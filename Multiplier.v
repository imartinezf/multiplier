==> flow/design.v <==
module Counter
#(
	parameter WORD_LENGTH = 4,
	parameter WORD = WORD_LENGTH*2
)
(
	input clk,
	input reset,
	input enable,
	output flag
);
reg flag_r;
reg [WORD-1 : 0] counter_r;
	always@(posedge clk or negedge reset) begin
		if (reset == 1'b0) begin
			counter_r <= {WORD{1'b0}};
		end
		else 
			if(enable == 1'b1) begin  
				counter_r <= counter_r + 1'b1;
			if(counter_r == WORD-1)  
				flag_r <= 1'b1;
			end
		end
	assign flag = flag_r;
endmodule 
module FullAdder
#(
	parameter WORD_LENGTH = 4,
	parameter WORD = WORD_LENGTH*2
)
(
	input clk,
	input reset,
	input [WORD-1 : 0] data_in_a,
	input [WORD-1 : 0] data_in_b,
	input cin,  
	output [WORD-1 : 0] data_out,
	output cout  
);
assign {cout,data_out} = data_in_a+data_in_b+cin;
endmodule
module Multiplier
#(
	parameter WORD_LENGTH = 4,
	parameter WORD = WORD_LENGTH*2
)
( 
	input clk,		 
	input reset,
	input [WORD_LENGTH-1 : 0] data_in_a,	 
	input [WORD_LENGTH-1 : 0] data_in_b,	 
	input Start,
	input Reset_Sync,
	output [WORD-1 : 0] data_out,		 
	output ready,
	output cout
);
wire [WORD-1 : 0] data_out_w;
wire reset_sync_w;
wire reset_w;		 
wire enable_w;		 
wire flag_w;		 
wire load_w;	 
wire shift_w;	 
wire selector;  
wire [WORD-1 : 0] data_out_SSL_MUX_w;
wire [WORD-1 : 0] data_out_MUX_FA_w;
wire [WORD-1 : 0] data_out_RSReset_FA;
ShiftRegisterRight
#(
	.WORD_LENGTH(WORD_LENGTH)
)
SRRight
(
	.clk(clk),
	.reset(reset_w),
	.serialInput(1'b0),
	.load(load_w),
	.shift(shift_w),
	.parallelInput(data_in_b),
	.serialOutput(selector),
	.parallelOutput()
);
ShiftRegisterLeft
#(
	.WORD_LENGTH(WORD_LENGTH)
)
SRLeft
( 
	.clk(clk),
	.reset(reset_w),
	.serialInput(1'b0),
	.load(load_w),
	.shift(shift_w),
	.parallelInput(data_in_a),
	.serialOutput(),
	.parallelOutput(data_out_SSL_MUX_w)
);
FullAdder
#(
	.WORD_LENGTH(WORD_LENGTH)
)
FA
(
	.clk(clk),
	.reset(reset_w),
	.data_in_a(data_out_MUX_FA_w),
	.data_in_b(data_out),
	.cin(1'b0),
	.data_out(data_out_w),
	.cout(cout)
);
Mux2to1
#(
	.WORD_LENGTH(WORD_LENGTH)
)
Mux
(
	.Data_0(data_out_SSL_MUX_w),
	.Data_1({WORD{1'b0}}),
	.Selector(selector),
	.flag(flag_w),
	.Mux_Output(data_out_MUX_FA_w)
);
Register_Sync_Reset
#(
	.WORD_LENGTH(WORD_LENGTH)
)
RSReset
(
	.clk(clk),
	.reset(reset_w),
	.enable(1'b1), 
	.flag(flag_w),
	.Sync_Reset(reset_sync_w),
	.Data_Input(data_out_w),
	.Data_Output(data_out)
);
MultiplierMoore SMMoore
(
	.clk(clk),
	.reset(reset),
	.Start(Start),
	.Reset_Sync(Reset_Sync),
	.load(load_w), 
	.shift(shift_w), 
	.sync_reset(reset_sync_w), 
	.ready(ready),
	.reset_out(reset_w),
	.flag(flag_w),
	.enable(enable_w)  
);
Counter
#(
	.WORD_LENGTH(WORD_LENGTH)
)
CounterFlag
(
	.clk(clk),
	.reset(reset_w),
	.enable(enable_w),
	.flag(flag_w)
);
endmodule 
module MultiplierMoore
#(
	parameter IDLE = 0,
	parameter LOAD = 1,
	parameter SHIFT = 2,
	parameter FINISH = 3,
	parameter SYNC_RESET = 4
)
(
	input clk,
	input reset,
	input Start,
	input Reset_Sync,
	input flag,
	output load,  
	output shift,  
	output sync_reset,  
	output ready,
	output enable,  
	output reset_out
);
reg [2:0] state; 
reg flag_r;
reg load_r;
reg shift_r;
reg sync_reset_r;
reg enable_r;
reg ready_r;
reg reset_out_r;
always@(posedge clk or negedge reset ) begin
	if(reset == 1'b0)
			state <= IDLE;
	else 
	   case(state)
			IDLE:
				if (Start == 1'b1)
					state <= LOAD;
				else
					state <= IDLE;					
			LOAD:
					state <= SHIFT;
			SHIFT:
				if(flag == 1'b1)
					state <= FINISH;
				else
					state <= SHIFT;
			FINISH:
					state <= SYNC_RESET;
			SYNC_RESET:
				if (Reset_Sync == 1'b1)
					state <= IDLE;
				else
					state <= IDLE; 
			default:
					state <= IDLE;
			endcase
end 
always@(state) begin
	 case(state)
		IDLE: 
			begin
				load_r = 1'b0;
				shift_r = 1'b0;
				sync_reset_r = 1'b0;
				enable_r = 1'b0;
				ready_r = 1'b0;
				reset_out_r = 1'b0;
			end
		LOAD: 
			begin
				load_r = 1'b1;
				shift_r = 1'b0;
				sync_reset_r = 1'b1;
				enable_r = 1'b1;
				ready_r = 1'b0;
				reset_out_r = 1'b1;
			end
		SHIFT: 
			begin
				load_r = 1'b0;
				shift_r = 1'b1;
				sync_reset_r = 1'b1;
				enable_r = 1'b0;
				ready_r = 1'b0;
				reset_out_r = 1'b1;
			end
		FINISH:
			begin
				load_r = 1'b0;
				shift_r = 1'b0;
				sync_reset_r = 1'b1;
				enable_r = 1'b0;
				ready_r = 1'b1;
				reset_out_r = 1'b1;
			end
		SYNC_RESET:
			begin
				load_r = 1'b0;
				shift_r = 1'b0;
				sync_reset_r = 1'b0;
				enable_r = 1'b0;
				ready_r = 1'b1;
				reset_out_r = 1'b1;
			end
	default: 		
			begin
				load_r = 1'b0;
				shift_r = 1'b0;
				sync_reset_r = 1'b0;
				enable_r = 1'b0;
				ready_r = 1'b1;
				reset_out_r = 1'b1;
			end
	endcase
end
assign load = load_r; 
assign shift = shift_r;
assign sync_reset = sync_reset_r;
assign ready = ready_r;
assign enable = enable_r;
assign reset_out = reset_out_r;
endmodule
module Mux2to1
#(
	parameter WORD_LENGTH = 4,
	parameter WORD = WORD_LENGTH*2 
)
(
	input Selector,
	input [WORD-1 : 0] Data_0,
	input [WORD-1 : 0] Data_1,
	input flag,
	output [WORD-1 : 0] Mux_Output
);
reg [WORD-1 : 0] Mux_logic;
always@(Selector,Data_0 or Data_1) begin
	if(Selector == 1'b1)
		Mux_logic = Data_0;
	else
		Mux_logic = Data_1; 
end
assign Mux_Output = Mux_logic;
endmodule
 module Register_Sync_Reset
#(
	parameter WORD_LENGTH = 4,
	parameter WORD = WORD_LENGTH*2
)
(
	input clk,
	input reset,
	input enable,
	input Sync_Reset,
	input [WORD-1 : 0] Data_Input,
	input flag,
	output [WORD-1 : 0] Data_Output
);
reg  [WORD-1 : 0] data_r;
always@(posedge clk or negedge reset) begin
	if(reset == 1'b0) 
		data_r <= 0;
	else 
		if(enable == 1'b1) begin
			data_r <= data_r;
			if(Sync_Reset == 1'b0)
				data_r <= {WORD_LENGTH{1'b0}};
			else
				data_r <= Data_Input;
		end
end
assign Data_Output = data_r;
endmodule
module ShiftRegisterLeft
#(
	parameter WORD_LENGTH = 4,
	parameter WORD = WORD_LENGTH*2
)
(
	input clk,
	input reset,
	input serialInput,
	input load,
	input shift,
	input [WORD_LENGTH - 1 : 0] parallelInput,
	output serialOutput,
	output [WORD - 1 : 0] parallelOutput
);
reg [WORD - 1 : 0] shiftRegister_logic;
always@(posedge clk, negedge reset) begin
	if(reset == 1'b0)
		shiftRegister_logic <= {WORD{1'b0}};
	else
		case ({load, shift})
			2'b01:
				shiftRegister_logic <= {shiftRegister_logic[WORD -2 : 0], serialInput};
			2'b10:
				shiftRegister_logic <= parallelInput;
			default:
				shiftRegister_logic <= shiftRegister_logic;
		endcase
end
assign serialOutput = shiftRegister_logic[WORD - 1]; 
assign parallelOutput = shiftRegister_logic;
endmodule
module ShiftRegisterRight
#(
	parameter WORD_LENGTH = 4
)
(
	input clk,
	input reset,
	input serialInput,
	input load,
	input shift,
	input [WORD_LENGTH - 1 : 0] parallelInput,
	output serialOutput,
	output [WORD_LENGTH - 1 : 0] parallelOutput
);
reg [WORD_LENGTH - 1 : 0] shiftRegister_logic;
always@(posedge clk, negedge reset) begin
	if(reset == 1'b0)
		shiftRegister_logic <= {WORD_LENGTH{1'b0}};
	else
		case ({load, shift})
			2'b01:
				shiftRegister_logic <= {serialInput,shiftRegister_logic[WORD_LENGTH -1 : 1]};
			2'b10:
				shiftRegister_logic <= parallelInput;
			default:
				shiftRegister_logic <= shiftRegister_logic;
		endcase
end
assign serialOutput = shiftRegister_logic[0]; 
assign parallelOutput = shiftRegister_logic;
endmodule
# Step by step through the tools: Multiplier
# Tool output for the design above, in the order of the flow.
# Line numbers count from 1 in the design file above.
# Cell names lack the library's common part.
# The mark - stands for no value.
[setup]
top_module = "Multiplier"
clock_port = "clk"
lib = "sky130hd"
corner = "tt_025C_1v80"

# Elaborated design
# Source: Yosys, flattened and elaborated, memories not mapped. Widths are those after wreduce. Registers that Yosys merges into a memory's read port (data or address) are not register bits. Print and check cells do not count. Equal cells are merged and count once.
[op_classes]
add_sub_neg = 1
equal = 5
mux = 10
reduce_logical = 4
[ops]
columns = ["operator", "count"]
rows = [
  ["8-bit case mux with 2-bit select", 1],
  ["8-bit 2-to-1 mux", 2],
  ["3-bit case mux with 4-bit select", 1],
  ["8-bit by 8-bit adder with 9-bit output", 1],
  ["4-bit case mux with 2-bit select", 1],
  ["3-bit by 2-bit equality test with 1-bit output with constant B", 2],
  ["3-bit OR reduction", 2],
  ["1-bit 2-to-1 mux", 5],
  ["3-bit by 1-bit equality test with 1-bit output with constant B", 1],
  ["3-bit zero test", 1],
  ["2-bit by 1-bit equality test with 1-bit output with constant B", 1],
  ["2-bit equality test with constant B", 1],
  ["2-bit nonzero test", 1],
]
[bits]
out_inout_bits = 10
reg_bits = 23
inputBits = 12
word_cells = 24

# Longest topological paths
# Longest topological path by Yosys (ltp), each cell counted once; first at word level (registers and memories cut), then after technology mapping (sequential cells cut; the memories' decode and read muxes count).
[logic_depth]
depth_word = 4
abc_area = 0
ltp_mapped = 8
ltp_nobuf = 8

# Netlist
# Source: synth_stat.txt of the flow (Yosys; design flattened, memories mapped). It holds for the ABC_AREA given above (unset counts as 0); a run with the other value may have another netlist.
[synth_totals]
seq_area_um2 = 626.9
flip_flops = 25
cells = 135
area_um2 = 1340.0
buffers = 4
[types]
columns = ["cell", "count", "type_area_um2"]
rows = [
  ["dfrtp_1", 24, 600.576],
  ["ha_1", 10, 125.12],
  ["mux2i_1", 7, 70.067],
  ["and2_1", 8, 50.048],
  ["a21oi_1", 9, 45.043],
  ["inv_1", 12, 45.043],
  ["nor2_1", 12, 45.043],
  ["nor3_1", 8, 40.038],
  ["o21ai_0", 7, 35.034],
  ["a211oi_1", 4, 30.029],
  ["dfstp_2", 1, 26.275],
  ["nand2_1", 6, 22.522],
  ["o21a_1", 3, 22.522],
  ["fa_1", 1, 20.019],
  ["o22ai_1", 3, 18.768],
  ["a2111oi_2", 1, 15.014],
  ["nand3_1", 3, 15.014],
  ["o21bai_1", 2, 15.014],
]
# Other cell types: 11; their cells: 14.
# By module: a second synthesis without flattening, with its own total; a netlist apart from the flattened one above.
[unflattened]
cells_unflattened = 160
hier_area_um2 = 1604.0
# Rows give one instance, submodules left out.
[by_module]
columns = ["module", "mod_seq_area_um2", "n_cells", "n_inst", "area_um2"]
rows = [
  ["ShiftRegisterLeft (WORD_LENGTH=4)", 200.2, 36, 1, 401.6],
  ["FullAdder (WORD_LENGTH=4)", 0.0, 42, 1, 331.6],
  ["Register_Sync_Reset (WORD_LENGTH=4)", 200.2, 34, 1, 326.6],
  ["ShiftRegisterRight (WORD_LENGTH=4)", 100.1, 20, 1, 210.2],
  ["MultiplierMoore", 126.4, 15, 1, 183.9],
  ["Mux2to1 (WORD_LENGTH=4)", 0.0, 9, 1, 131.4],
  ["Counter (WORD_LENGTH=4)", 0.0, 2, 1, 11.3],
  ["Multiplier", 0.0, 2, 1, 7.5],
]

# Worst setup path after synthesis
# OpenSTA on the mapped netlist: ideal clock, no wires. The path of least setup slack (recovery checks aside). Input and output delay are each 20% of the period. Register names are those of the netlist, which keeps one name where synthesis merged equal registers.
[synth_path]
path_type = "reg2out"
start = "register SRRight.shiftRegister_logic[0]"
end = "output port cout"
driving_pins = 9
path_buffers = 0
out_delay_ns = 0.436
clock_period_ns = 2.18
path_slack_ns = 0.003
path_delay_ns = 1.741
required_ns = 1.744
arrival_ns = 1.741
t_first_pin_ns = 0.000
synth_period_reached_ns = 2.177
# "path_delay_ns" is the arrival time less input delay plus setup time.
# A path that ends at an output port has no setup time.
# "driving_pins" counts driving pins, that of a launching flip-flop among them; a cell with two outputs on the path counts twice.
# "synth_period_reached_ns" = period - worst setup slack (recovery checks aside). The figure is calculated, with input and output delays left at 20% of the set period.
# Between the ends stands the longest chain of elaborated cells between them, by number of cells; it is not shown to be the way that was timed. Of several equally long chains one is given.
# Each line given opens the expression or statement behind the cell; cells for indexed reads and writes are added by Yosys, which also makes memories of some case tables.
# A register here has more assigning lines than the two given.
[synth_via]
cell_sequence = "dfrtp_1 and2_1 ha_1 inv_1 fa_1 nor2b_4 o31a_1 o21ai_0 a21oi_1"
elab_chain_len = 2
cells_between = 2
cone_lines = 2
cone_classes = "add/sub (1); mux (1)"
[synth_rtl]
columns = ["element", "line", "rtl"]
rows = [
  ["from (decl)", 384, "reg [WORD_LENGTH - 1 : 0] shiftRegister_logic;"],
  ["from (assign)", 391, "shiftRegister_logic <= {serialInput,shiftRegister_logic[WORD_LENGTH -1 : 1]};"],
  ["from (assign)", 393, "shiftRegister_logic <= parallelInput;"],
  ["8-bit 2-to-1 mux", 302, "if(Selector == 1'b1)"],
  ["8-bit by 8-bit adder with 9-bit output", 41, "assign {cout,data_out} = data_in_a+data_in_b+cin;"],
  ["to (decl)", 57, "output cout"],
]

# Path in the finished layout
# Path of least setup slack in the final report of run 2 (OpenROAD, finished layout, wires in). Where an end is a register, its clock arrival counts in the times.
[layout_path]
path_type = "reg2out"
start = "register SRLeft.shiftRegister_logic[0]"
end = "output port cout"
path_slack_ns = -0.41
t_first_pin_ns = 0.27
out_delay_ns = 0.40
driving_pins = 10
path_buffers = 1
required_ns = 1.62
arrival_ns = 2.03
clock_period_ns = 2.02
# Between the ends stands the longest chain of elaborated cells between them, by number of cells; it is not shown to be the way that was timed. Of several equally long chains one is given.
# A register here has more assigning lines than the two given.
[layout_via]
cell_sequence = "dfrtp_1 and2_1 ha_2 inv_2 fa_2 nor2b_4 o31a_1 o21ai_1 a21oi_1 buf_2"
elab_chain_len = 2
cells_between = 2
cone_lines = 2
cone_classes = "add/sub (1); mux (1)"
[layout_rtl]
columns = ["element", "line", "rtl"]
rows = [
  ["from (decl)", 353, "reg [WORD - 1 : 0] shiftRegister_logic;"],
  ["from (assign)", 360, "shiftRegister_logic <= {shiftRegister_logic[WORD -2 : 0], serialInput};"],
  ["from (assign)", 362, "shiftRegister_logic <= parallelInput;"],
  ["8-bit 2-to-1 mux", 302, "if(Selector == 1'b1)"],
  ["8-bit by 8-bit adder with 9-bit output", 41, "assign {cout,data_out} = data_in_a+data_in_b+cin;"],
  ["to (decl)", 57, "output cout"],
]

Hand-over note for Multiplier

Measured data: module Multiplier, platform sky130hd, 2 stored runs of the flow under differing settings, order arbitrary. Input and output delays are each 20% of the period that was set; the output load is 0.01 pF.
"clock_period_reached_ns" is the run's clock period less its worst setup slack. It is reckoned from that one timing run; input and output delays stay at 20% of the period that was set.

# run 1
==> flow/run.sh <==
#!/bin/bash
# the make line also repeats the synthesis and layout settings of config.mk as NAME=value (left out here)
make -C /OpenROAD-flow-scripts/flow DESIGN_CONFIG=/design/flow/config.mk WORK_HOME=/design/flow/orfs CLKGATE_MAP_FILE= finish
==> flow/config.mk <==
export PLATFORM = sky130hd
export DESIGN_NAME = Multiplier
export DESIGN_NICKNAME = Multiplier
export VERILOG_FILES = /design/flow/design.v
export SDC_FILE = /design/flow/constraint.sdc
export NUM_CORES = 4
export LEC_CHECK = 0
export ABC_AREA = 0
export CAP_MARGIN = 20
export CELL_PAD_IN_SITES_GLOBAL_PLACEMENT = 2
export CORE_MARGIN = 2
export CORE_UTILIZATION = 65
export CTS_CLUSTER_DIAMETER = 345
export GPL_ROUTABILITY_DRIVEN = 0
export GPL_TIMING_DRIVEN = 0
export MIN_ROUTING_LAYER = met1
export PLACE_DENSITY_LB_ADDON = 0.01
export SLEW_MARGIN = 20
==> flow/constraint.sdc <==
create_clock -name core_clock -period 1.91 [get_ports {clk}]
set_input_delay 0.3820 -clock core_clock [delete_from_list [all_inputs] [get_ports {clk}]]
set_output_delay 0.3820 -clock core_clock [all_outputs]
set_load 0.01 [all_outputs]

==> run 1: results <==
outcome="no results, placement failed with FLW-0024"

# run 2
==> flow/run.sh <==
#!/bin/bash
# the make line also repeats the synthesis and layout settings of config.mk as NAME=value (left out here)
make -C /OpenROAD-flow-scripts/flow DESIGN_CONFIG=/design/flow/config.mk WORK_HOME=/design/flow/orfs CLKGATE_MAP_FILE= finish
==> flow/config.mk <==
export PLATFORM = sky130hd
export DESIGN_NAME = Multiplier
export DESIGN_NICKNAME = Multiplier
export VERILOG_FILES = /design/flow/design.v
export SDC_FILE = /design/flow/constraint.sdc
export NUM_CORES = 4
export LEC_CHECK = 0
export ABC_AREA = 0
export CAP_MARGIN = 20
export CELL_PAD_IN_SITES_DETAIL_PLACEMENT = 2
export CELL_PAD_IN_SITES_GLOBAL_PLACEMENT = 2
export CORE_MARGIN = 2
export CORE_UTILIZATION = 16
export CTS_CLUSTER_SIZE = 14
export GPL_TIMING_DRIVEN = 1
export PLACE_DENSITY = 0.78
export SETUP_SLACK_MARGIN = 0.42
export SLEW_MARGIN = 25
==> flow/constraint.sdc <==
create_clock -name core_clock -period 2.02 [get_ports {clk}]
set_input_delay 0.4040 -clock core_clock [delete_from_list [all_inputs] [get_ports {clk}]]
set_output_delay 0.4040 -clock core_clock [all_outputs]
set_load 0.01 [all_outputs]

==> run 2: results <==
finalUtil_pct=25.4
synth_chip_area_um2=1340.0
clock_period_reached_ns=2.434
total_die_area_um2=9123.1
timing.setup.ws_ns=-0.414

End of note.
